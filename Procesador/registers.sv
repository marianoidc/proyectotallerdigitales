==> flow/design.v <==
module registers(clk,enable,
						rwA,rwB,rwPc,rwResult, 
						dataInA,dataInB,dataInPc,resultIn,
					   getPc,getResult,
						addressA,addressB,addressResult,
						Aout,Bout,Pcout,resultOut);
	input logic clk,enable;
	input logic rwA,rwB,rwPc,rwResult;
	input logic [31:0] dataInA,dataInB,dataInPc,resultIn;
	input logic getPc,getResult;
	input logic [3:0] addressA, addressB, addressResult;
	output logic [31:0] Aout,Bout,Pcout,resultOut;
	logic [31:0] r0 = 32'b0;
	logic [31:0] r1 = 32'b0;
	logic [31:0] r2 = 32'b0;
	logic [31:0] r3 = 32'b0;
	logic [31:0] r4 = 32'b0;
	logic [31:0] r5 = 32'b0;
	logic [31:0] r6 = 32'b0;
	logic [31:0] r7 = 32'b0;
	logic [31:0] r8 = 32'b0;
	logic [31:0] r9 = 32'b0;
	logic [31:0] r10 = 32'b0;
	logic [31:0] r11 = 32'b0;
	logic [31:0] r12 = 32'b0;
	logic [31:0] r13 = 32'b0;
	logic [31:0] r14 = 32'b0;
	logic [31:0] r15 = 32'b0;
	logic [31:0] r16 = 32'b0; 
	logic [31:0] dataAuxA  = 32'b0;
	logic [31:0] dataAuxB = 32'b0;
	logic [31:0] dataAuxPc = 32'b0;
	logic [31:0] dataAuxResult = 32'b0;
	logic [31:0] dataRs = 32'b0;
	always @ (posedge clk) begin
		if (enable == 1) begin
			if (addressA == 4'd0) begin
				if (rwA == 1)
					r0 = dataInA;
			end
			else if (addressA == 4'd1) begin
				if (rwA == 1)
					r1 = dataInA;
			end
			else if (addressA == 4'd2) begin
				if (rwA == 1)
					r2 = dataInA;
			end
			else if (addressA == 4'd3) begin
				if (rwA == 1)
					r3 = dataInA;
			end
			else if (addressA == 4'd4) begin
				if (rwA == 1)
					r4 = dataInA;
			end
			else if (addressA == 4'd5) begin
				if (rwA == 1)
					r5 = dataInA;
			end
			else if (addressA == 4'd6) begin
				if (rwA == 1)
					r6 = dataInA;
			end
			else if (addressA == 4'd7) begin	
				if (rwA == 1)
					r7 = dataInA;
			end
			else if (addressA == 4'd8) begin
				if (rwA == 1)
					r8 = dataInA;
			end
			else if (addressA == 4'd9) begin
				if (rwA == 1)
					r9 = dataInA;
			end
			else if (addressA == 4'd10) begin
				if (rwA == 1)
					r10 = dataInA;
			end
			else if (addressA == 4'd11) begin
				if (rwA == 1)
					r11 = dataInA;
			end
			else if (addressA == 4'd12) begin
				if (rwA == 1)
					r12 = dataInA;
			end
			else if (addressA == 4'd13) begin
				if (rwA == 1)
					r13 = dataInA;
			end
			else if (addressA == 4'd14) begin
				if (rwA == 1)
					r14 = dataInA;
			end
			else if (addressA == 4'd15) begin
				if (rwA == 1)
					r15 = dataInA;
			end
			if (addressB == 4'd0) begin
				if (rwB == 1)
					r0 = dataInB;
			end
			else if (addressB == 4'd1) begin
				if (rwB == 1)
					r1 = dataInB;
			end
			else if (addressB == 4'd2) begin
				if (rwB == 1)
					r2 = dataInB;
			end
			else if (addressB == 4'd3) begin
				if (rwB == 1)
					r3 = dataInB;
			end
			else if (addressB == 4'd4) begin
				if (rwB == 1)
					r4 = dataInB;
			end
			else if (addressB == 4'd5) begin
				if (rwB == 1)
					r5 = dataInB;
			end
			else if (addressB == 4'd6) begin
				if (rwB == 1)
					r6 = dataInB;
			end
			else if (addressB == 4'd7) begin	
				if (rwB == 1)
					r7 = dataInB;
			end
			else if (addressB == 4'd8) begin
				if (rwB == 1)
					r8 = dataInB;
			end
			else if (addressB == 4'd9) begin
				if (rwB == 1)
					r9 = dataInB;
			end
			else if (addressB == 4'd10) begin
				if (rwB == 1)
					r10 = dataInB;
			end
			else if (addressB == 4'd11) begin
				if (rwB== 1)
					r11 = dataInB;
			end
			else if (addressB == 4'd12) begin
				if (rwB == 1)
					r12 = dataInB;
			end
			else if (addressB == 4'd13) begin
				if (rwB == 1)
					r13 = dataInB;
			end
			else if (addressB == 4'd14) begin
				if (rwB == 1)
					r14 = dataInB;
			end
			else if (addressB == 4'd15) begin
				if (rwB == 1)
					r15 = dataInB;
			end
			if (addressResult == 4'd0) begin
				if (rwResult == 1)
					r0 = resultIn;
			end
			else if (addressResult == 4'd1) begin
				if (rwResult == 1)
					r1 = resultIn;
			end
			else if (addressResult == 4'd2) begin
				if (rwResult == 1)
					r2 = resultIn;
			end
			else if (addressResult == 4'd3) begin
				if (rwResult == 1)
					r3 = dataInB;
			end
			else if (addressResult == 4'd4) begin
				if (rwResult == 1)
					r4 = resultIn;
			end
			else if (addressResult == 4'd5) begin
				if (rwResult == 1)
					r5 = resultIn;
			end
			else if (addressResult == 4'd6) begin
				if (rwResult == 1)
					r6 = resultIn;
			end
			else if (addressResult == 4'd7) begin	
				if (rwResult == 1)
					r7 = resultIn;
			end
			else if (addressResult == 4'd8) begin
				if (rwResult == 1)
					r8 = resultIn;
			end
			else if (addressResult == 4'd9) begin
				if (rwResult == 1)
					r9 = resultIn;
			end
			else if (addressResult == 4'd10) begin
				if (rwResult == 1)
					r10 = resultIn;
			end
			else if (addressResult == 4'd11) begin
				if (rwResult== 1)
					r11 = resultIn;
			end
			else if (addressResult == 4'd12) begin
				if (rwResult == 1)
					r12 = resultIn;
			end
			else if (addressResult == 4'd13) begin
				if (rwResult == 1)
					r13 = resultIn;
			end
			else if (addressResult == 4'd14) begin
				if (rwResult == 1)
					r14 = resultIn;
			end
			else if (addressResult == 4'd15) begin
				if (rwResult == 1)
					r15 = resultIn;
			end
			if (rwPc == 1'b1) begin
				r16 = dataInPc;
			end
		end
	end
	always @ (negedge clk) begin
			if (addressA == 4'd0) begin
				dataAuxA = r0;
			end
			else if (addressA == 4'd1) begin
				dataAuxA = r1;
			end
			else if (addressA == 4'd2) begin
				dataAuxA = r2;
			end
			else if (addressA == 4'd3) begin
				dataAuxA = r3;
			end
			else if (addressA == 4'd4) begin
			   dataAuxA = r4;
			end
			else if (addressA == 4'd5) begin
			   dataAuxA = r5;
			end
			else if (addressA == 4'd6) begin
			   dataAuxA = r6;
			end
			else if (addressA == 4'd7) begin	
			   dataAuxA = r7;
			end
			else if (addressA == 4'd8) begin
			   dataAuxA = r8;
			end
			else if (addressA == 4'd9) begin
			   dataAuxA = r9;
			end
			else if (addressA == 4'd10) begin
			   dataAuxA = r10;
			end
			else if (addressA == 4'd11) begin
		      dataAuxA = r11;
			end
			else if (addressA == 4'd12) begin
		      dataAuxA = r12;
			end
			else if (addressA == 4'd13) begin
		      dataAuxA = r13;
			end
			else if (addressA == 4'd14) begin
		      dataAuxA = r14;
			end
			else if (addressA == 4'd15) begin
		      dataAuxA = r15;
			end
			if (addressB == 4'd0) begin
				dataAuxB = r0;
			end
			else if (addressB == 4'd1) begin
				dataAuxB = r1;
			end
			else if (addressB == 4'd2) begin
				dataAuxB = r2;
			end
			else if (addressB == 4'd3) begin
				dataAuxB = r3;
			end
			else if (addressB == 4'd4) begin
			   dataAuxB = r4;
			end
			else if (addressB == 4'd5) begin
			   dataAuxB = r5;
			end
			else if (addressB == 4'd6) begin
			   dataAuxB = r6;
			end
			else if (addressB == 4'd7) begin	
			   dataAuxB = r7;
			end
			else if (addressB == 4'd8) begin
			   dataAuxB = r8;
			end
			else if (addressB == 4'd9) begin
			   dataAuxB = r9;
			end
			else if (addressB == 4'd10) begin
			   dataAuxB = r10;
			end
			else if (addressB == 4'd11) begin
		      dataAuxB = r11;
			end
			else if (addressB == 4'd12) begin
		      dataAuxB = r12;
			end
			else if (addressB == 4'd13) begin
		      dataAuxB = r13;
			end
			else if (addressB == 4'd14) begin
		      dataAuxB = r14;
			end
			else if (addressB == 4'd15) begin
		      dataAuxB = r15;
			end
			if (addressResult == 4'd0) begin
				dataAuxResult = r0;
			end
			else if (addressResult == 4'd1) begin
				dataAuxResult = r1;
			end
			else if (addressResult == 4'd2) begin
				dataAuxResult = r2;
			end
			else if (addressResult == 4'd3) begin
				dataAuxResult = r3;
			end
			else if (addressResult == 4'd4) begin
			   dataAuxResult = r4;
			end
			else if (addressResult == 4'd5) begin
			   dataAuxResult = r5;
			end
			else if (addressResult == 4'd6) begin
			   dataAuxResult = r6;
			end
			else if (addressResult == 4'd7) begin	
			   dataAuxResult = r7;
			end
			else if (addressResult == 4'd8) begin
			   dataAuxResult = r8;
			end
			else if (addressResult == 4'd9) begin
			   dataAuxResult = r9;
			end
			else if (addressResult == 4'd10) begin
			   dataAuxResult = r10;
			end
			else if (addressResult == 4'd11) begin
		      dataAuxResult = r11;
			end
			else if (addressResult == 4'd12) begin
		      dataAuxResult = r12;
			end
			else if (addressResult == 4'd13) begin
		      dataAuxResult = r13;
			end
			else if (addressResult == 4'd14) begin
		      dataAuxResult = r14;
			end
			else if (addressResult == 4'd15) begin
		      dataAuxResult = r13;
			end
			if (getPc == 1'b1) begin
				dataAuxPc = r16;
			end
		Aout = dataAuxA;
		Bout = dataAuxB;
		Pcout = dataAuxPc;
		resultOut = dataAuxResult;
	end
endmodule
Step by step through the tools: registers:

Tool output for the design above, in the order of the flow.
Lines are those of the file above, counted from 1.
Operators carry their Yosys type and port widths (W data, S select, Z words).
Library cell names are shortened.
Not given: -

* top module: registers
* clock port: clk
* standard-cell library: sky130hd
* corner: tt_025C_1v80

Elaborated design:

Yosys after proc, flatten, opt, wreduce and memory -nomap, before mapping. Enables and synchronous resets that opt folds into registers are not counted as muxes. Memory bits, and registers merged into a memory's read port (data or address), are not among the register bits. Print and check cells are not counted.

* $add $sub $neg: 0
* $mul: 0
* divide/modulo/power cells: 0
* order comparisons: 0
* equal/unequal tests: 45
* shift-type cells: 0
* muxes and demuxes: 505
* bitwise gates (word level): 0
* reduce/logical cells: 4

Operators with widths (number)
* $mux W32: 505
* $eq A4 B4 Y1 const B: 24
* $eq A4 B3 Y1 const B: 12
* $eq A4 B2 Y1 const B: 6
* $eq A4 B1 Y1 const B: 3
* $logic_not A4 Y1: 3
* $reduce_and A2 Y1: 1

* register bits after elaboration: 800
* latch bits: 0
* RAM bits: 0
* memory bits (read-only): 0
* word width x clocked read ports: 0
* memory cells: 0
* input bits: 148
* word-level cells: 579

Depth:

Longest topological path by Yosys (ltp), each cell counted once; first at word level (registers and memories cut), then after technology mapping (sequential cells cut; the memories' decode and read muxes count).

* word-level depth: 51
* ABC_AREA: 0
* depth in mapped cells: 11
* gate-level depth less buffers: 6

Mapped cells and area:

Source: synth_stat.txt of the flow (Yosys; design flattened, memories mapped). It holds for the ABC_AREA given above (unset counts as 0); a run with the other value may have another netlist.

* mapped cells: 6360
* cell area after synthesis: 0.0556496 mm2
* sequential part of the area: 0.0214606 mm2
* flip-flop cells: 800
* buffer cells: 716

Cell types
* edfxtp_1: number 544, area in all 1.63E+04 um2
* dfxtp_1: number 256, area in all 5.12E+03 um2
* mux2i_1: number 424, area in all 4244.07 um2
* o21ai_0: number 567, area in all 2.84E+03 um2
* nand2_1: number 735, area in all 2.76E+03 um2
* a211oi_1: number 334, area in all 2.51E+03 um2
* a21o_1: number 329, area in all 2.47E+03 um2
* nor2_1: number 607, area in all 2.28E+03 um2
* a21oi_1: number 439, area in all 2.2E+03 um2
* mux4_2: number 70, area in all 1.58E+03 um2
* clkbuf_1: number 373, area in all 1.4E+03 um2
* buf_2: number 201, area in all 1.01E+03 um2
* mux2_2: number 77, area in all 867.082 um2
* o22ai_1: number 127, area in all 794.512 um2
* nand3_1: number 145, area in all 725.696 um2
* a221oi_1: number 76, area in all 665.638 um2
* a22oi_1: number 85, area in all 638.112 um2
* buf_4: number 72, area in all 540.518 um2

Not listed: further types 82, cells in them 899.

Below are 2 stored runs of the flow (Yosys, OpenROAD; platform sky130hd) on registers, each with its settings, unordered. Constraints: input delay and output delay 20% of the set period each, output load 0.01 pF.

### Entry A

==> flow/run.sh <==
#!/bin/bash
# the make line also repeats the synthesis and layout settings of config.mk as NAME=value (left out here)
make -C /OpenROAD-flow-scripts/flow DESIGN_CONFIG=/design/flow/config.mk WORK_HOME=/design/flow/orfs CLKGATE_MAP_FILE= finish
==> flow/config.mk <==
export PLATFORM = sky130hd
export DESIGN_NAME = registers
export DESIGN_NICKNAME = registers
export VERILOG_FILES = /design/flow/design.v
export SDC_FILE = /design/flow/constraint.sdc
export NUM_CORES = 4
export LEC_CHECK = 0
export CAP_MARGIN = 20
export CELL_PAD_IN_SITES_GLOBAL_PLACEMENT = 3
export CORE_MARGIN = 2
export CORE_UTILIZATION = 48
export CTS_CLUSTER_SIZE = 29
export GPL_TIMING_DRIVEN = 0
export MAX_ROUTING_LAYER = met5
export PLACE_DENSITY = 0.83
export SETUP_SLACK_MARGIN = -0.05
export SLEW_MARGIN = 20
==> flow/constraint.sdc <==
create_clock -name core_clock -period 3.51 [get_ports {clk}]
set_input_delay 0.7020 -clock core_clock [delete_from_list [all_inputs] [get_ports {clk}]]
set_output_delay 0.7020 -clock core_clock [all_outputs]
set_load 0.01 [all_outputs]

Outcome of entry A: did not finish, placement stopped with GPL-0301

### Entry B

==> flow/run.sh <==
#!/bin/bash
# the make line also repeats the synthesis and layout settings of config.mk as NAME=value (left out here)
make -C /OpenROAD-flow-scripts/flow DESIGN_CONFIG=/design/flow/config.mk WORK_HOME=/design/flow/orfs CLKGATE_MAP_FILE= finish
==> flow/config.mk <==
export PLATFORM = sky130hd
export DESIGN_NAME = registers
export DESIGN_NICKNAME = registers
export VERILOG_FILES = /design/flow/design.v
export SDC_FILE = /design/flow/constraint.sdc
export NUM_CORES = 4
export LEC_CHECK = 0
export CAP_MARGIN = 15
export CELL_PAD_IN_SITES_DETAIL_PLACEMENT = 1
export CORE_MARGIN = 2
export CORE_UTILIZATION = 65
export CTS_CLUSTER_DIAMETER = 284
export MAX_ROUTING_LAYER = met5
export SETUP_SLACK_MARGIN = -0.14
export SLEW_MARGIN = 20
export TNS_END_PERCENT = 75
==> flow/constraint.sdc <==
create_clock -name core_clock -period 3.46 [get_ports {clk}]
set_input_delay 0.6920 -clock core_clock [delete_from_list [all_inputs] [get_ports {clk}]]
set_output_delay 0.6920 -clock core_clock [all_outputs]
set_load 0.01 [all_outputs]

Outcome of entry B: did not finish, placement stopped with DPL-0033
