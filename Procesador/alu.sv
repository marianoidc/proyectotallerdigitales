==> flow/design.v <==
module alu(enable,clk,A,B,Carry,setCond,opCode,result,V,N,Z,C,writeReg);
	parameter dataWidth = 32;
	input clk,enable;
	input Carry,setCond;
	input [dataWidth-1:0] A;
	input [dataWidth-1:0] B;
	input [3:0] opCode;
	output logic [dataWidth-1:0] result; 
	output logic V,N,Z,C;
	output logic writeReg;
	logic [3:0] AND = 4'b0000;
	logic [3:0] EOR = 4'b0001;
	logic [3:0] SUB = 4'b0010;
	logic [3:0] RSB = 4'b0011;
	logic [3:0] ADD = 4'b0100;
	logic [3:0] ADC = 4'b0101;
	logic [3:0] SBC = 4'b0110;
	logic [3:0] RSC = 4'b0111;
	logic [3:0] TST = 4'b1000;
	logic [3:0] TEQ = 4'b1001;
	logic [3:0] CMP = 4'b1010;
	logic [3:0] CMN = 4'b1011;
	logic [3:0] ORR = 4'b1100;
	logic [3:0] MOV = 4'b1101;
	logic [3:0] BIC = 4'b1110;
	logic [3:0] MVN = 4'b1111;
	logic flagMov;
	logic writeResult;
	logic [dataWidth:0] resultAux;
	logic zeroAux,overflowAux,negativeAux,carryAux;
	always @ (posedge clk) begin
		if (enable == 1) begin
			if (opCode == AND) begin
				resultAux[dataWidth-1:0] = A & B;
				writeResult = 1;
			end
			else if (opCode == EOR) begin
				resultAux[dataWidth-1:0] = A ^ B;
				writeResult = 1;
			end
			else if (opCode == SUB) begin
				resultAux[dataWidth-1:0] = A - B;
				writeResult = 1;
			end
			else if (opCode == RSB) begin
				resultAux[dataWidth-1:0] = B - A;
				writeResult = 1;
			end
			else if (opCode == ADD) begin
				resultAux[dataWidth:0] = A + B;
				writeResult = 1;
			end
			else if (opCode == ADC) begin
				resultAux[dataWidth:0] = A + B + Carry;
				writeResult = 1;
			end
			else if (opCode == SBC) begin
				resultAux[dataWidth-1:0] = A - B + Carry - 1;
				writeResult = 1;
			end
			else if (opCode == RSC) begin	
				resultAux[dataWidth-1:0] = B - A + Carry - 1;
				writeResult = 1;
			end
			else if (opCode == TST) begin
				resultAux[dataWidth-1:0] = A & B;
				writeResult = 0;
			end
			else if (opCode == TEQ) begin
				resultAux[dataWidth-1:0] = A ^ B;
				writeResult = 0;
			end
			else if (opCode == CMP) begin
				resultAux[dataWidth-1:0] = A - B;
				writeResult = 0;
			end
			else if (opCode == CMN) begin
				resultAux[dataWidth-1:0] = A + B;
				writeResult = 0;
			end
			else if (opCode == ORR) begin
				resultAux[dataWidth-1:0] = A | B;
				writeResult = 1;
			end
			else if (opCode == MOV) begin
				resultAux[dataWidth-1:0] = B;
				writeResult = 1;
			end
			else if (opCode == BIC) begin
				resultAux[dataWidth-1:0] = A & (~B);
				writeResult = 1;
			end
			else if (opCode == MVN) begin
				resultAux[dataWidth-1:0] = ~B;
				writeResult = 1;
			end
			if (setCond == 1'b1) begin
				C = resultAux[32];
				N = resultAux[31];
				if (resultAux[31:0] == 32'd0) 
					Z = 1;
				else
					Z = 0;
				V = 0; 
				end
			else begin
				C = 0;
				N = 0;
				Z = 0;
				V = 0;
			end 
			writeReg = writeResult;
			result = resultAux[31:0];
		end
	end
endmodule
== Tool chain data of alu ==
The steps from the RTL of alu to its reports follow in flow order.
Line numbers count from 1 in the design file above.
Library cell names are shortened.
Not given: --

* Design top: alu
* Clock: clk
* Cell library: sky130hd
* Library corner: tt_025C_1v80

== After elaboration ==
Source: Yosys, flattened and elaborated, memories not mapped. Widths are those after wreduce. Registers that Yosys merges into a memory's read port (data or address) are not register bits. Print and check cells do not count.

* Output and inout port bits: 37
* Input port bits: 72
* Register bits after elaboration: 69

* Equal/unequal tests: 15
* Reduce/logical cells: 3
* Add/sub/neg operators: 9
* Bitwise gates (word level): 5
* Multiplexer cells: 31

{| class="wikitable"
|+ Operators by type and width
! operator !! number
|-
| 2-to-1 mux 32 bit || 16
|-
| adder 32 x 1 -> 32 bit || 2
|-
| subtractor 32 x 1 -> 32 bit (second input constant) || 2
|-
| subtractor 32 bit || 2
|-
| bitwise AND 32 bit || 2
|-
| adder 32 x 32 -> 33 bit || 1
|-
| adder 33 x 1 -> 33 bit || 1
|-
| 2-to-1 mux 33 bit || 1
|-
| adder 32 bit || 1
|-
| bitwise OR 32 bit || 1
|-
| bitwise XOR 32 bit || 1
|-
| inverter 32 bit || 1
|-
| logical NOT 32 bit || 1
|-
| == test 4 bit (second input constant) || 8
|-
| == test 4 x 3 -> 1 bit (second input constant) || 4
|-
| 2-to-1 mux 1 bit || 14
|-
| == test 4 x 2 -> 1 bit (second input constant) || 2
|-
| OR reduction 8 bit || 1
|-
| == test 4 x 1 -> 1 bit (second input constant) || 1
|-
| logical NOT 4 bit || 1
|}

== Longest topological paths ==
Depth = most cells in a row (Yosys ltp): at word level without a register or memory, in the mapped netlist without a sequential cell, where the memories' decode and read muxes count.

* Depth in word-level cells: 20
* ABC_AREA: 0
* Gate-level depth with buffers: 20

== Mapped cells and area ==
The flow's flattened synthesis, as Yosys stat reports it; memories are mapped. The netlist is that of the ABC_AREA named above (0 if unset); the other value can give another one.

* Cells in the netlist: 2,386
* Flip-flop cells: 37
* Buffers: 181
* Cell area after synthesis: 0.0159691 mm^2

{| class="wikitable"
|+ Cell types
! cell type !! number
|-
| ha_1 || 132
|-
| a21oi_1 || 251
|-
| edfxtp_1 || 37
|-
| xnor2_1 || 114
|-
| o21ai_0 || 185
|-
| nand2_1 || 244
|-
| nor2_1 || 213
|-
| inv_1 || 106
|-
| nand3_1 || 75
|-
| clkbuf_1 || 90
|-
| a211oi_1 || 44
|-
| nor3_1 || 62
|-
| mux2i_1 || 30
|-
| buf_4 || 38
|-
| o211ai_1 || 38
|-
| xor2_1 || 32
|-
| nor2b_1 || 37
|-
| nand4_1 || 36
|}

Not listed: further types 92, cells in them 622.

== Path before layout ==
Source: OpenSTA report_checks on the synthesized netlist (no wires, ideal clock, input and output delay 20% of the period each), path of least setup slack; recovery checks are left aside. Register names are those of the netlist, which keeps one name where synthesis merged equal registers.

* Path kind: input to register
* From: input A[11]
* To: register Z
* Arrival time: 5.168 ns
* Buffers on the path: 1
* Path slack: 0.063 ns
* Period: 5.4 ns
* Path delay: 4.258 ns
* Library setup time: 0.170 ns
* Stages on the path: 17
* Synthesis period reached: 5.337 ns

"path delay" = arrival - input delay + setup time.
"stages on the path" counts driving pins, that of a launching flip-flop among them; a cell with two outputs on the path counts twice.
"synthesis period reached" is the clock period less the worst setup slack; recovery checks do not enter. This is arithmetic on one report: input and output delays are still those of the set period (20% each).
The rows between start and end are the longest chain of elaborated cells between them; the timing report does not say that the signal goes this way. Where chains are equally long, one stands for them.
A line is the first line of the expression or statement that the cell stems from. Yosys adds cells for indexed reads and writes and turns some case tables into memories.
At most two assigning lines are given for a register; there are more.

* Cells stage by stage: inv_1 ha_1 nor4_4 o211ai_1 and3_1 o211a_4 and3_1 or4_1 buf_2 or2_1 or4b_1 or3_1 xnor2_1 nand2_1 o311ai_1 a2111o_1 nor4_2
* Cells in the longest elaborated chain: 19
* Elaborated cells between the ends (all ways): 31
* Those cells by class: add/sub (9); mux (17); logic (4); reduce/logical (1)

{| class="wikitable"
|+ RTL lines, path after synthesis
! element !! line !! RTL
|-
| start, declared || 5 || <nowiki>input [dataWidth-1:0] A;</nowiki>
|-
| bitwise AND 32 bit || 90 || <nowiki>resultAux[dataWidth-1:0] = A & (~B);</nowiki>
|-
| 2-to-1 mux 32 bit || 89 || <nowiki>else if (opCode == BIC) begin</nowiki>
|-
| 2-to-1 mux 32 bit || 85 || <nowiki>else if (opCode == MOV) begin</nowiki>
|-
| 2-to-1 mux 32 bit || 81 || <nowiki>else if (opCode == ORR) begin</nowiki>
|-
| 2-to-1 mux 32 bit || 77 || <nowiki>else if (opCode == CMN) begin</nowiki>
|-
| 2-to-1 mux 32 bit || 73 || <nowiki>else if (opCode == CMP) begin</nowiki>
|-
| 2-to-1 mux 32 bit || 69 || <nowiki>else if (opCode == TEQ) begin</nowiki>
|-
| [... 5 more ...] || -- ||
|-
| 2-to-1 mux 32 bit || 45 || <nowiki>else if (opCode == RSB) begin</nowiki>
|-
| 2-to-1 mux 32 bit || 41 || <nowiki>else if (opCode == SUB) begin</nowiki>
|-
| 2-to-1 mux 32 bit || 37 || <nowiki>else if (opCode == EOR) begin</nowiki>
|-
| 2-to-1 mux 32 bit || 33 || <nowiki>if (opCode == AND) begin</nowiki>
|-
| 2-to-1 mux 32 bit || 32 || <nowiki>if (enable == 1) begin</nowiki>
|-
| logical NOT 32 bit || 100 || <nowiki>if (resultAux[31:0] == 32'd0)</nowiki>
|-
| 2-to-1 mux 1 bit || 100 ||
|-
| end, assigned || 101 || <nowiki>Z = 1;</nowiki>
|-
| end, assigned || 103 || <nowiki>Z = 0;</nowiki>
|-
| end, declared || 9 || <nowiki>output logic V,N,Z,C;</nowiki>
|}

== Timing after layout ==
Path of least setup slack in the final report of stored run 1 (OpenROAD, finished layout, wires in). Where an end is a register, its clock arrival counts in the times.

* Path kind: input to register
* From: input B[0]
* To: register Z
* Stages on the path: 18
* Path slack: 1.85 ns
* Arrival time: 7.26 ns
* Library setup time: 0.17 ns
* Period: 9.0 ns
* Buffers on the path: 2

The rows between start and end are the longest chain of elaborated cells between them; the timing report does not say that the signal goes this way. Where chains are equally long, one stands for them.
At most two assigning lines are given for a register; there are more.

* Cells stage by stage: clkdlybuf4s50_1 ha_2 fa_1 a211oi_2 o31ai_4 a31oi_1 o31ai_2 buf_4 xnor2_2 and2_0 and4_2 and3_1 nand3_1 or2_2 xor2_1 a211o_1 or4b_4 nor4_2
* Cells in the longest elaborated chain: 20
* Elaborated cells between the ends (all ways): 33
* Those cells by class: add/sub (9); mux (18); logic (5); reduce/logical (1)

{| class="wikitable"
|+ RTL lines, path after layout
! element !! line !! RTL
|-
| start, declared || 6 || <nowiki>input [dataWidth-1:0] B;</nowiki>
|-
| inverter 32 bit || 94 || <nowiki>resultAux[dataWidth-1:0] = ~B;</nowiki>
|-
| 2-to-1 mux 32 bit || 93 || <nowiki>else if (opCode == MVN) begin</nowiki>
|-
| 2-to-1 mux 32 bit || 89 || <nowiki>else if (opCode == BIC) begin</nowiki>
|-
| 2-to-1 mux 32 bit || 85 || <nowiki>else if (opCode == MOV) begin</nowiki>
|-
| 2-to-1 mux 32 bit || 81 || <nowiki>else if (opCode == ORR) begin</nowiki>
|-
| 2-to-1 mux 32 bit || 77 || <nowiki>else if (opCode == CMN) begin</nowiki>
|-
| 2-to-1 mux 32 bit || 73 || <nowiki>else if (opCode == CMP) begin</nowiki>
|-
| [... 6 more ...] || -- ||
|-
| 2-to-1 mux 32 bit || 45 || <nowiki>else if (opCode == RSB) begin</nowiki>
|-
| 2-to-1 mux 32 bit || 41 || <nowiki>else if (opCode == SUB) begin</nowiki>
|-
| 2-to-1 mux 32 bit || 37 || <nowiki>else if (opCode == EOR) begin</nowiki>
|-
| 2-to-1 mux 32 bit || 33 || <nowiki>if (opCode == AND) begin</nowiki>
|-
| 2-to-1 mux 32 bit || 32 || <nowiki>if (enable == 1) begin</nowiki>
|-
| logical NOT 32 bit || 100 || <nowiki>if (resultAux[31:0] == 32'd0)</nowiki>
|-
| 2-to-1 mux 1 bit || 100 ||
|-
| end, assigned || 101 || <nowiki>Z = 1;</nowiki>
|-
| end, assigned || 103 || <nowiki>Z = 0;</nowiki>
|-
| end, declared || 9 || <nowiki>output logic V,N,Z,C;</nowiki>
|}

## Implementation results

Settings and measured results of 2 stored flow runs for module alu (sky130hd), not sorted in any way. The constraints put input and output delay at 20% of the set period each and load the outputs with 0.01 pF.
"achieved clock period": clock period set for the run, less the worst setup slack. It is reckoned from that one timing run; input and output delays stay at 20% of the period that was set.
"worst setup path time": the worst setup path's part of the clock period (all of it between registers, 20% less for each end at a port) less its slack. A launch clock that arrives late makes it longer, a capture clock that arrives late makes it shorter.
"total power after layout" rests on the timing tool's default activity at the inputs, not on a simulated workload.

=== Stored run 1 ===
{| class="wikitable"
! Setting !! Value
|-
| period_ns || 9.0
|-
| CORE_UTILIZATION || 19
|-
| SETUP_SLACK_MARGIN || 1.7
|-
| PLACE_DENSITY_LB_ADDON || 0.02
|-
| TNS_END_PERCENT || 60
|-
| CTS_CLUSTER_DIAMETER || 54
|-
| CAP_MARGIN || 35
|-
| MIN_ROUTING_LAYER || met1
|-
| MAX_ROUTING_LAYER || met4
|-
| CORE_MARGIN || 2
|-
| SLEW_MARGIN || 20
|-
! Result !! Value
|-
| Worst slack on setup checks || 1.851 ns
|-
| Achieved clock period || 7.149 ns
|-
| Standard-cell area after layout || 0.0192372 mm^2
|-
| Worst setup path time || 5.35 ns
|-
| Worst setup path type || input to register
|-
| Chip area in the Yosys report || 0.0159691 mm^2
|-
| Post-route worst hold slack || 0.584 ns
|-
| Die footprint || 0.0863831 mm^2
|-
| Total power after layout || 2,105 µW
|}

=== Stored run 2 ===
{| class="wikitable"
! Setting !! Value
|-
| period_ns || 7.79
|-
| CORE_UTILIZATION || 68
|-
| PLACE_DENSITY_LB_ADDON || 0.23
|-
| CORE_MARGIN || 5
|-
| CELL_PAD_IN_SITES_GLOBAL_PLACEMENT || 0
|-
| ABC_AREA || 0
|-
| GPL_TIMING_DRIVEN || 1
|-
| SLEW_MARGIN || 20
|-
| MIN_ROUTING_LAYER || met2
|-
| CAP_MARGIN || 20
|}
Did not finish, routing stopped with GRT-0116.
